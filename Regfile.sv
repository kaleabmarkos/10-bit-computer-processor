==> flow/design.v <==
module registerFile (
    input logic [9:0] D,
    input logic ENW, ENR0, ENR1, CLKb,
    input logic [1:0] WRA, RDA0, RDA1,
    output logic [9:0] Q0, Q1
);
    logic [9:0] registers [3:0];
	initial
	begin
		registers[0] = '0;
		registers[1] = '0;
		registers[2] = '0;
		registers[3] = '0;
	end
    always_ff @(negedge CLKb) begin
        if (ENW) begin
            registers[WRA] <= D;
        end
    end
    always_comb begin
        if (ENR0) begin
            Q0 = registers[RDA0];
        end
		else begin
			Q0 = 10'bz;
		end
        if (ENR1) begin
            Q1 = registers[RDA1];
        end
		else begin
			Q1 = 10'bz;
		end
    end
endmodule
======== Reports on registerFile ========
What the tools print for registerFile, step after step.
Line numbers count from 1 in the design file above.
Cell names lack the library's common part.
The mark n/a stands for no value.
inputs
  top ..................................... registerFile
  clock port .............................. CLKb
  library ................................. sky130hd
  timing corner ........................... tt_025C_1v80

======== Elaborated design ========
Yosys after proc, flatten, opt, wreduce and memory -nomap, before mapping. Enables and synchronous resets that opt folds into registers are not counted as muxes. Memory bits, and registers merged into a memory's read port (data or address), are not among the register bits. Print and check cells are not counted. Equal cells are merged and count once.
Memory sizes are those after Yosys's memory passes, which may raise the word count (mostly to a power of two), join words into wider ones and drop unused or constant bits.
storage and ports
  flip-flop bits (word level) ............. 0
  bits in writable memories ............... 40
  memory cells ............................ 1
  input bits .............................. 20
  output and inout port bits .............. 20
  word-level cells ........................ 6
cells by class
  multiplexer cells ....................... 5
memory list
  memory     words  bits a word  rd ports  write ports  RTL line  source
  registers  4      10           2         1            7         logic [9:0] registers [3:0];
operator list
  kind               number
  2-to-1 mux 10 bit  3
  2-to-1 mux 2 bit   1
  2-to-1 mux 1 bit   1

======== Longest topological paths ========
Depth = most cells in a row (Yosys ltp): at word level without a register or memory, in the mapped netlist without a sequential cell, where the memories' decode and read muxes count.
logic depth
  depth after elaboration ................. 1
  ABC_AREA ................................ 0
  gate-level depth with buffers ........... 2
  mapped depth without buffers ............ 1

======== After synthesis ========
Source: synth_stat.txt of the flow (Yosys; design flattened, memories mapped). It holds for the ABC_AREA given above (unset counts as 0); a run with the other value may have another netlist.
cells by type
  type      number  total area (sq um)
  edfxtp_1  40      1.2E+03
  mux4_2    20      450.432
  buf_6     2       22.522
  and3b_1   2       17.517
  clkbuf_2  2       10.01
  nor3b_1   1       7.507
  and3_1    1       6.256
  inv_1     1       3.754
synthesis totals
  mapped cells ............................ 69
  cell area after synthesis ............... 1719.1 sq um
  sequential area ......................... 1201.2 sq um
  flip-flop cells ......................... 40
  buffer cells ............................ 4

Settings and measured results of 2 stored flow runs for module registerFile (sky130hd), not sorted in any way. The constraints put input and output delay at 20% of the set period each and load the outputs with 0.01 pF.

Flow files of record 1
==> flow/run.sh <==
#!/bin/bash
# the make line also repeats the synthesis and layout settings of config.mk as NAME=value (left out here)
make -C /OpenROAD-flow-scripts/flow DESIGN_CONFIG=/design/flow/config.mk WORK_HOME=/design/flow/orfs CLKGATE_MAP_FILE= finish
==> flow/config.mk <==
export PLATFORM = sky130hd
export DESIGN_NAME = registerFile
export DESIGN_NICKNAME = registerFile
export VERILOG_FILES = /design/flow/design.v
export SDC_FILE = /design/flow/constraint.sdc
export NUM_CORES = 4
export LEC_CHECK = 0
export CAP_MARGIN = 20
export CELL_PAD_IN_SITES_DETAIL_PLACEMENT = 0
export CELL_PAD_IN_SITES_GLOBAL_PLACEMENT = 3
export CORE_ASPECT_RATIO = 0.77
export CORE_MARGIN = 2
export CORE_UTILIZATION = 39
export PLACE_DENSITY_LB_ADDON = 0.23
export SETUP_SLACK_MARGIN = -0.09
export SLEW_MARGIN = 20
export TNS_END_PERCENT = 85
==> flow/constraint.sdc <==
create_clock -name core_clock -period 4.84 [get_ports {CLKb}]
set_input_delay 0.9680 -clock core_clock [delete_from_list [all_inputs] [get_ports {CLKb}]]
set_output_delay 0.9680 -clock core_clock [all_outputs]
set_load 0.01 [all_outputs]

report of record 1
yosys chip area after synthesis (um^2): 1719.1
finish__design__die__area: 4959.6
finish__design__instance__utilization: 0.5624
finish__timing__setup__ws: -0.037
finish__timing__setup__tns: -0.150
finish__timing__hold__ws: 3.050

Flow files of record 2
==> flow/run.sh <==
#!/bin/bash
# the make line also repeats the synthesis and layout settings of config.mk as NAME=value (left out here)
make -C /OpenROAD-flow-scripts/flow DESIGN_CONFIG=/design/flow/config.mk WORK_HOME=/design/flow/orfs CLKGATE_MAP_FILE= finish
==> flow/config.mk <==
export PLATFORM = sky130hd
export DESIGN_NAME = registerFile
export DESIGN_NICKNAME = registerFile
export VERILOG_FILES = /design/flow/design.v
export SDC_FILE = /design/flow/constraint.sdc
export NUM_CORES = 4
export LEC_CHECK = 0
export CAP_MARGIN = 20
export CELL_PAD_IN_SITES_DETAIL_PLACEMENT = 1
export CORE_ASPECT_RATIO = 0.57
export CORE_MARGIN = 3
export CORE_UTILIZATION = 70
export MIN_ROUTING_LAYER = met2
export PLACE_DENSITY_LB_ADDON = 0.15
export SETUP_SLACK_MARGIN = 1.31
export SLEW_MARGIN = 40
export TNS_END_PERCENT = 50
==> flow/constraint.sdc <==
create_clock -name core_clock -period 5.28 [get_ports {CLKb}]
set_input_delay 1.0560 -clock core_clock [delete_from_list [all_inputs] [get_ports {CLKb}]]
set_output_delay 1.0560 -clock core_clock [all_outputs]
set_load 0.01 [all_outputs]

report of record 2: did not finish, place, FLW-0024
